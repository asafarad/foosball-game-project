==> flow/design.v <==
module game_over_object (
	   	input   logic   CLK,
		input   logic   RESETn,
		input   logic [10:0] oCoord_X,
		input   logic [10:0] oCoord_Y,
		input   logic game_over_ena,
		output  logic   drawing_request,		
		output  logic [7:0] mVGA_RGB 
);
localparam int object_X_size = 120;
localparam int object_Y_size = 120;
bit [0:object_Y_size-1] [0:object_X_size-1] object_mask = {
{120'b000000000001100000000000110000000000000000000000000000000001011111110100000000000001011100000000000000000000000000000000},
{120'b000000000010111111111111101000000000000000000000000000000001011111110100000000000010111100000000000000000000000000000000},
{120'b000000000010111111111111110100000000000000000000000000000001011111111010000000000010111100000000000000000000000000000000},
{120'b000000000101111111111111111010000000000000000000000000000001011111111010000000000101111100000000000000000000000000000010},
{120'b000000001011111111111111111101000000000000000110000000000001011111111101000000000101111100000000000000000000000000111100},
{120'b000000001011111111111111111110100000000000001010000000000001011111111101000000001011111100000000000000000000000111000010},
{120'b000000010111111111111111111110100000000000010110000000000001011111111110100000001011111100000000000000000001111000111111},
{120'b000000010111111111111111111110100000000000101110100000000001011111111110100000010111111101000000000000001110000111111111},
{120'b000000101111111111111111111110100000000000011111010000000001011111111110100000010111111101000000000011110001111111111111},
{120'b000000101111111111111111111110100000000001011111101000000001011111111111010000101111111101000000011100001111111111111111},
{120'b000001011111111111111111111110100000000010111111101000000001011111111111010000101111111101000111000011111111111111111111},
{120'b000001011111111111111111111110100000000010111111110100000001011111111111101001011111111101011001011111111111111111111111},
{120'b000010111111111111111111111110100000000101111111110100000001011111111111101001011111111101100111111111111111111111111111},
{120'b000010111111111111111111111110100000000101111111111010000001011111111111110110111111111101111111111111111111111111111111},
{120'b000101111111111110111111111110100000001011111111111101000001011111111111110110111111111101111111111111111111111111111111},
{120'b001011111111111110101111111110100000010111111111111101000001011111111111111001111111111101111111111111111111111111111111},
{120'b001011111111111101110111111110100000010111111111111110100001011111111111111111111111111101111111111111111111111111111111},
{120'b010111111111111101011101111110100000101111111111111111010001011111111111111111111111111101111111111111111111111111111111},
{120'b010111111111111010000110001110000000101111111111111111010001011111111111111111111111111101111111111111111111111111111111},
{120'b101111111111111010000001110000000001011111111111111111101001011111111111111111111111111101111111111111111111111111111111},
{120'b101111111111110100000000001100000001011111111111111111101001011111111111111111111111111101111111111111111111111111111111},
{120'b011111111111110100000000000111000010111111111111111111110101011111111111111111111111111101111111111111111111111111111111},
{120'b011111111111101001111111100000000010111111111111111111111011011111111111111111111111111101111111111111111111111111111111},
{120'b111111111111101000000000011111100101111111111111111111111011011111111111111111111111111101111111111111111111111111111111},
{120'b111111111111010101111111111111101101111111111111111111111101011111111111111111111111111101111111111111111111111111111110},
{120'b111111111111010101111111111111101101111111111111111111111110011111111111111111111111111101111111111111111111111111110000},
{120'b111111111111010101111111111111101101111111111111111111111110011111111111111111111111111101111111111111111111111000000000},
{120'b111111111111010101111111111111101011111111111111111111111110011111111111111111111111111101111111111111111100000000000000},
{120'b111111111111010101111111111111101011111111111111111111111110011111111111111111111111111101111111111111111111110000000000},
{120'b111111111111010101111111111111101011111111111111111111111110011111111111111111111111111101111111111111111111111110000000},
{120'b111111111111010101111111111111101011111111111111111111111110011111111111111111111111111101111111111111111111111111000000},
{120'b111111111111010101111111111111101011111111111101111111111110011111111111111111111111111101111111111111111111111111000000},
{120'b111111111111010101111111111111100111111111110001111111111110011111111111111111111111111101111111111111111111111111000000},
{120'b111111111111010101111111111111100111111111110000111111111111001111111111111111111111111101111111111111111111111111000000},
{120'b111111111111010000001111111111100111111111110001111111111110011111111111111111111111111101111111111111111111111111000000},
{120'b111111111111010001110101111111100111111111110001111111111110011111111111111111111111111101111111111111111111111111000000},
{120'b111111111111101100011101111111101111111111110001111111111110011111111111111111111111111101111111111111111111111111000000},
{120'b111111111111110111111101111111101111111111110001111111111110011111111111111111111111111101111111111111111111111111000000},
{120'b111111111111111101000101111111101111111111111111111111111110011111111111111111111111111101111111111111111111111111000000},
{120'b111111111111111111111111111111101111111111111111111111111110011111111111111111110111111101111111111111111111111110000000},
{120'b111111111111111111111111111111101111111111111111111111111110011111111111111111110111111101111111111111111111111110000000},
{120'b111111111111111111111111111111111111111111111111111111111110111111111111111111110111111101111111111111111111110000000000},
{120'b111111111111111111111111111111111111111111111111111111111110111111111101111111100111111101111111111111111110100000000000},
{120'b111111111111111111111111111111111111111111111111111111111110111111111101111111010111111101111111111111110000000000000000},
{120'b111111111111111111111111111111111111111111111111111111111110111111111101111111010111111101111111111111110000000000000000},
{120'b111111111111111111111111111111111111111111111111111111111110111111111100111110110111111101111111111111111111111111111000},
{120'b011111111111111111111111111111111111111111111111111111111110111111111100111110110111111101111111111111111111111111111101},
{120'b011111111111111111111111111111111111111111111111111111111110111111111100111101010111111101111111111111111111111111111101},
{120'b101111111111111111111111111111111111111111111111111111111110111111111001011101010111111101111111111111111111111111111101},
{120'b101111111111111111111111111111111111111111111111111111111111111111111011011101010111111101111111111111111111111111111101},
{120'b010111111111111111111111111111111111111111111111111111111111111111111010011000010111111101111111111111111111111111111101},
{120'b001011111111111111111111111111111111111111111111111111111111111111111010001100010111111101111111111111111111111111111101},
{120'b001011111111111111111111111101111111111111111011111111111111111111111010001000010111111101111111111111111111111111111101},
{120'b000101111111111111111111111101111111111111101011111111111111111111111010000000010111111101111111111111111111111111111101},
{120'b000101111111111111111111111111111111111111101011111111111111111111111010000000010111111101111111111111111111111111111101},
{120'b000010111111111111111111111011111111111111011011111111111111111111111010000000010111111101111111111111111111111111111101},
{120'b000010111111111111111111111011111111111111011011111111111111111111111010000000010111111101111111111111111111111111111101},
{120'b000001011111111111111111111011111111111111011011111111111111111111110000000000010111111101101111111111111111111111111101},
{120'b000000101111111111111111110011111111111110101011111111111111111111110100000000000111111101101111111111111111111111111101},
{120'b000000101111111111111111110100000000000100000001111111111110011111110000000000000100000000001111111111111111111111111100},
{120'b000000001010111111111010010011111110111110100010000000000001100000000000000001111000111110100000000000000000011101000000},
{120'b000000001101111111111011110000111011111110100101110111111100011111100000000110010111111110101111111111111001111101111000},
{120'b000000000101111111111101000001101111111110100101111010000000000000000011110001111111111110100000000111101111111110100000},
{120'b000000001011111111111110100010111111111110010101111101000000000000011110001111111111111110100000001100111111111110100000},
{120'b000000001011111111111110100101111111111111010101111110100000000111100011111111111111111110100001100111111111111111010000},
{120'b000000010111111111111111011011111111111111010101111111010000111100011111111111111111111110100111011111111111111111101000},
{120'b000000010111111111111111011011111111111111010101111111101011000111111111111111111111111110111101111111111111111111101000},
{120'b000000101111111111111111101011111111111111010101111111110100111111111111111111111111111110110111111111111111111111110100},
{120'b000001011111111111111111101101111111111111010101111111111011111111111111111111111111111110011111111111111111111111110100},
{120'b000001011111111111111111110101111111111111011011111111111011111111111111111111111111111110111111111111111111111111111010},
{120'b000010111111111111111111111001111111111111101011111111111111111111111111111111111111111111111111111111111111111111111010},
{120'b000010111111111111111111111001111111111111101011111111111111111111111111111111111111111111111111111111111111111111111101},
{120'b000101111111111111111111111100111111111111101011111111111111111111111111111111111111111111111111111111111111111111111101},
{120'b000101111111111111111111111100111111111111101011111111111111111111111111111111111111111111111111111111111111111111111110},
{120'b001011111111111111111111111110111111111111101011111111111111111111111111111111111111111111111111111111111111111111111111},
{120'b001011111111111101111111111111111111111111101011111111111111111111111111111111111111111111111111111111111111111111111111},
{120'b010111111111111100111111111111011111111111101011111111111111111111111111111111111111111111111111111111111111111111111111},
{120'b010111111111111010111111111111111111111111101011111111111101111111111111111111111111111111111111111111111111111111111111},
{120'b101111111111111010111111111111111111111111110011111111111101111111111111111111111111111111111111111111011111111111111111},
{120'b101111111111110110011111111111111111111111110011111111111101111111111111111111111111111101111111111111001111111111111111},
{120'b011111111111110101011111111111101111111111110011111111111101111111111111111111111100000101111111111111010111111111111111},
{120'b011111111111101001011111111111101111111111110011111111111101111111111111111110000111111101111111111111011011111111111111},
{120'b111111111111100001011111111111101111111111110111111111111001111111111111111101000000000101111111111111010101111111111111},
{120'b111111111111010000101111111111101111111111110111111111111001111111111111111111111110100101111111111111010101111111111111},
{120'b111111111111010000101111111111101111111111110111111111111001111111111111111111111110100101111111111111010101111111111111},
{120'b111111111111010000101111111111100111111111110111111111111001111111111111111111111110100101111111111111010101111111111111},
{120'b111111111111101001011111111111100111111111111111111111110101111111111111111111111110100101111111111111010101111111111111},
{120'b111111111111101001011111111111100111111111111111111111110101111111111111111111111110100101111111111111010101111111111111},
{120'b111111111111110101011111111111100111111111111111111111110101111111111111111111111110100101111111111111010101111111111110},
{120'b111111111111110110111111111111101011111111111111111111110101111111111111111111111110100101111111111111010101111111111110},
{120'b111111111111111010111111111111101011111111111111111111110101111111111111111111111110100101111111111111010101111111111101},
{120'b111111111111111110111111111111101011111111111111111111101101111111111111111111111110100101111111111111011101111111111010},
{120'b111111111111111101111111111111101011111111111111111111101100111111111111111111111110100101111111111111011011111111111010},
{120'b111111111111111111111111111111101101111111111111111111101010111111111111111111111110100101111111111111011111111111110100},
{120'b111111111111111111111111111111101101111111111111111111101010111111111111111111111100000101111111111111111111111111110100},
{120'b011111111111111111111111111111101101111111111111111111010010111111111111111111111010000101111111111111111111111111101000},
{120'b011111111111111111111111111111101101111111111111111111010010111111111111111110101100000101111111111111111111111111100000},
{120'b101111111111111111111111111111101010111111111111111111010010111111111111111001111000000101111111111111111111111111010000},
{120'b101111111111111111111111111111010010111111111111111111010010111111111111101111111111111010111111111111111111111110100000},
{120'b010111111111111111111111111111010010111111111111111110100010111111111111111100000000000010111111111111111111111110100000},
{120'b010111111111111111111111111110100010111111111111111110100010111111111111111111111111111010111111111111111111111101000000},
{120'b001011111111111111111111111110100000011111111111111110100010111111111111111111111111111010111111111111111111111101000000},
{120'b001011111111111111111111111101000001011111111111111110100010111111111111111111111111111010111111111111111111111101000000},
{120'b000101111111111111111111111100000001011111111111111110100010111111111111111111111111111010111111111111111111111110100000},
{120'b000101111111111111111111111010000001011111111111111101000010111111111111111111111111111010111111111111111111111111011000},
{120'b000010111111111111111111110100000001011111111111111101000010111111111111111111111111111110111111111111111111111111101100},
{120'b000010111111111111111111110100000000101111111111111101000010111111111111111111111111111110111111111111111111111111111010},
{120'b000001011111111111111111101000000000101111111111111101000010111111111111111111111111111110111111111111111111111111111101},
{120'b000000001111111111111111101000000000101111111111111010000000011111111111111111111111111110111111111111111111111111111110},
{120'b000000101111111111111111010000000000101111111111111010000001011111111111111111111111111110111111111111111111111111111110},
{120'b000000010111111111111110100000000000010111111111111010000001011111111111111111111111111010111111111111111111111111111111},
{120'b000000000111111111111110100000000000010111111111111010000001011111111111111111111111111010111111111111111111111111111111},
{120'b000000000100000000000010000000000000010111111111111010000001011111111111111111111111111010111111111111111111111111111111},
{120'b000000000111111111111110000000000000010111111111110100000000011111111111111111111111111010111111111111011111111111111111},
{120'b000000000000000000000000000000000000001011111111110100000000000000000000000000000000000010111111111111001111111111111111},
{120'b000000000000000000000000000000000000001011111111110100000000001111111111111111111111111010111111111110110111111111111111},
{120'b000000000000000000000000000000000000001011111111110100000000000000000000000000000000000010111111111110101011111111111111},
{120'b000000000000000000000000000000000000001011111111101000000000000000000000000000000000000010111111111110100101111111111111},
{120'b000000000000000000000000000000000000000101111111101000000000000000000000000000000000000010111111111101000010111111111111},
{120'b000000000000000000000000000000000000000101111111101000000000000000000000000000000000000001011111111101000001000000000000}
};
int bCoord_X; 
int bCoord_Y;
logic drawing_X;
logic drawing_Y;  
logic mask_bit;
localparam int ObjectStartX = 260;
localparam int ObjectStartY = 180;
int objectEndX;
int objectEndY;
assign objectEndX    = (object_X_size + ObjectStartX);
assign objectEndY    = (object_Y_size + ObjectStartY);
assign drawing_X  = ((oCoord_X  >= ObjectStartX) &&  (oCoord_X < objectEndX)) ? 1 : 0;
assign drawing_Y = ((oCoord_Y  >= ObjectStartY) &&  (oCoord_Y < objectEndY)) ? 1 : 0;
assign bCoord_X	= (drawing_X == 1 &&  drawing_Y == 1)  ? (oCoord_X - ObjectStartX): 0;
assign bCoord_Y	= (drawing_X == 1 &&  drawing_Y == 1  )  ? (oCoord_Y - ObjectStartY): 0; 
always_ff@ (posedge CLK, negedge RESETn)
begin
    if(!RESETn)
   begin
         mVGA_RGB	<= 8'b0;
         drawing_request     <= 1'b0;
         mask_bit	<=  1'b0;
    end
   else
  begin
			drawing_request	<= object_mask[bCoord_Y][bCoord_X] && drawing_X && drawing_Y && game_over_ena;  
			mask_bit	<= object_mask[bCoord_Y][bCoord_X]; 
			if (object_mask[bCoord_Y][bCoord_X])
				mVGA_RGB <= 8'hE0;  
	end
end
endmodule		
## Tool chain data of game_over_object

What the tools print for game_over_object, step after step.
Lines are those of the file above, counted from 1.
Operators: Yosys type, input widths -> output width; for muxes data width and select width s.
Library cell names are shortened.
Not given: -

| set-up | value |
|---|---|
| design top | game_over_object |
| clock | CLK |
| library | sky130hd |
| library corner | tt_025C_1v80 |

## Elaborated design

Yosys after proc, flatten, opt, wreduce and memory -nomap, before mapping. Enables and synchronous resets that opt folds into registers are not counted as muxes. Memory bits, and registers merged into a memory's read port (data or address), are not among the register bits. Print and check cells are not counted. Equal cells are merged and count once.

| cells by class | value |
|---|---|
| add/sub/neg operators | 5 |
| multiplexer cells | 4 |
| shift operators | 1 |
| multiply operators | 1 |
| $lt $le $gt $ge | 4 |
| reduce/logical cells | 6 |

Operators by type and width:

| cell | count |
|---|---|
| $shiftx 14400x32->1 const A | 1 |
| $mul 32x5->29 const B | 1 |
| $sub 8x32->32 const A | 2 |
| $mux 32 | 2 |
| $add 32x32->32 | 1 |
| $lt 11x9->1 const B | 2 |
| $sub 11x8->12 const B | 1 |
| $sub 11x9->12 const B | 1 |
| $ge 11x8->1 const B | 1 |
| $ge 11x9->1 const B | 1 |
| $logic_and 1x1->1 | 6 |
| $mux 1 | 2 |

| word-level totals | value |
|---|---|
| bits of input ports | 25 |
| output and inout bits | 9 |
| elaborated cells | 23 |
| bits in registers | 2 |

## Longest topological paths

Yosys ltp: most cells in a row. Word level: on the elaborated netlist, between registers, memories and ports. Mapped: between sequential cells and ports; inverters and the memories' decode and read muxes count.

| depth | value |
|---|---|
| depth in word-level cells | 12 |
| ABC_AREA | 0 |
| depth in mapped cells | 50 |
| gate-level depth less buffers | 39 |

## After synthesis

Yosys stat after the flow's synthesis: flattened, memories mapped to cells. It holds for the ABC_AREA given above (unset counts as 0); a run with the other value may have another netlist.

Cells by type:

| cell | count | area in all (µm²) |
|---|---|---|
| o21ai_0 | 204 | 1.02E+03 |
| a21oi_1 | 187 | 935.898 |
| nor2_1 | 212 | 795.763 |
| nand2_1 | 195 | 731.952 |
| clkbuf_1 | 180 | 675.648 |
| ha_1 | 48 | 600.576 |
| a31oi_1 | 66 | 412.896 |
| nand3_1 | 75 | 375.36 |
| fa_1 | 18 | 360.346 |
| o211ai_1 | 46 | 345.331 |
| nor3_1 | 59 | 295.283 |
| xnor2_1 | 31 | 271.51 |
| inv_1 | 70 | 262.752 |
| a211oi_1 | 34 | 255.245 |
| o22ai_1 | 40 | 250.24 |
| a221oi_1 | 26 | 227.718 |
| o31ai_1 | 29 | 217.709 |
| a22oi_1 | 27 | 202.694 |

Other cell types: 68; their cells: 418.

| mapped netlist | value |
|---|---|
| synthesis area | 11569.8 µm² |
| flip-flop cells | 2 |
| buffer cells | 225 |
| mapped cells | 1965 |
| area of sequential cells | 50.0 µm² |

## Path before layout

Source: OpenSTA report_checks on the synthesized netlist (no wires, ideal clock, input and output delay 20% of the period each), path of least setup slack; recovery checks are left aside. Register names are those of the netlist, which keeps one name where synthesis merged equal registers.

| path after synthesis | value |
|---|---|
| kind | input-to-reg |
| from | in oCoord_X[2] |
| to | reg mVGA_RGB[5] |
| slack | 2.255 ns |
| buffers on the path | 12 |
| required time | 15.473 ns |
| clock period | 15.6 ns |
| library setup time | 0.127 ns |
| external input delay | 3.120 ns |
| time at the first pin | 3.120 ns |
| stages on the path | 50 |
| path delay | 10.226 ns |
| arrival | 13.219 ns |
| period reached after synthesis | 13.345 ns |

"path delay" is the arrival time less input delay plus setup time.
"stages on the path" counts driving pins, that of a launching flip-flop among them; a cell with two outputs on the path counts twice.
"period reached after synthesis" = period - worst setup slack (recovery checks aside). The figure is calculated, with input and output delays left at 20% of the set period.
Between the ends stands the longest chain of elaborated cells between them, by number of cells; it is not shown to be the way that was timed. Of several equally long chains one is given.
Each line given opens the expression or statement behind the cell; cells for indexed reads and writes are added by Yosys, which also makes memories of some case tables.

| on the way, after synthesis | value |
|---|---|
| path through | clkinv_1 > clkbuf_1 > clkbuf_1 > clkbuf_1 > ha_1 > or4b_2 > a21oi_1 > a2111oi_2 > clkbuf_1 > nand2_1 > buf_2 > clkbuf_1 > buf_1 > clkbuf_1 > buf_1 > nor2_1 > ha_1 > nand2_1 > (+14 left out) > xnor2_1 > ha_1 > ha_1 > o21ai_0 > nand2b_1 > a21boi_0 > a41oi_1 > xnor3_1 > buf_2 > buf_2 > buf_2 > a31oi_1 > o211ai_1 > nand4_1 > o31ai_1 > a311oi_1 > nor4_1 > a311o_2 |
| length of the longest elaborated chain | 9 |
| elaborated cells on any way between the ends | 13 |
| classes of those cells | 4 x add/sub; 1 x mul; 2 x compare; 1 x shift; 3 x mux; 2 x reduce/logical |

RTL lines, path after synthesis:

| element | line | RTL |
|---|---|---|
| start, declared | 4 | `input logic [10:0] oCoord_X,` |
| $ge 11x9->1 | 145 | `assign drawing_X  = ((oCoord_X  >= ObjectStartX) &&  (oCoord_X < objectEndX)) ? 1 : 0;` |
| $logic_and 1x1->1 | 145 |  |
| $mux 1 | 145 |  |
| $logic_and 1x1->1 | 148 | `assign bCoord_Y = (drawing_X == 1 && drawing_Y == 1 ) ? (oCoord_Y - ObjectStartY): 0;` |
| $mux 32 | 148 |  |
| $sub 8x32->32 | 161 | `if (object_mask[bCoord_Y][bCoord_X])` |
| $mul 32x5->29 | 161 |  |
| $add 32x32->32 | 161 |  |
| $shiftx 14400x32->1 | 161 |  |
| end, assigned | 153 | `mVGA_RGB <= 8'b0;` |
| end, assigned | 162 | `mVGA_RGB <= 8'hE0;` |
| end, declared | 8 | `output logic [7:0] mVGA_RGB` |

Ticket comment

Module game_over_object, platform sky130hd: 2 stored runs of the flow (Yosys, OpenROAD) with differing settings, in no particular order. Input and output delays are each 20% of the period that was set; the output load is 0.01 pF.
A setting shown as n/a is not set for that run.

| name | job 1 | job 2 |
|---|---|---|
| period_ns | 15.1 | 9.9 |
| CORE_UTILIZATION | 59 | 59 |
| CAP_MARGIN | 20 | 20 |
| CORE_MARGIN | 2 | 2 |
| SLEW_MARGIN | 20 | 20 |
| HOLD_SLACK_MARGIN | n/a | 0.12 |
| CELL_PAD_IN_SITES_GLOBAL_PLACEMENT | n/a | 0 |
| TNS_END_PERCENT | n/a | 100 |
| ABC_AREA | n/a | 1 |
| GPL_ROUTABILITY_DRIVEN | n/a | 0 |
| MIN_ROUTING_LAYER | n/a | met1 |

Job 1: incomplete, routing halted on GRT-0116
Job 2: incomplete, routing halted on GRT-0116
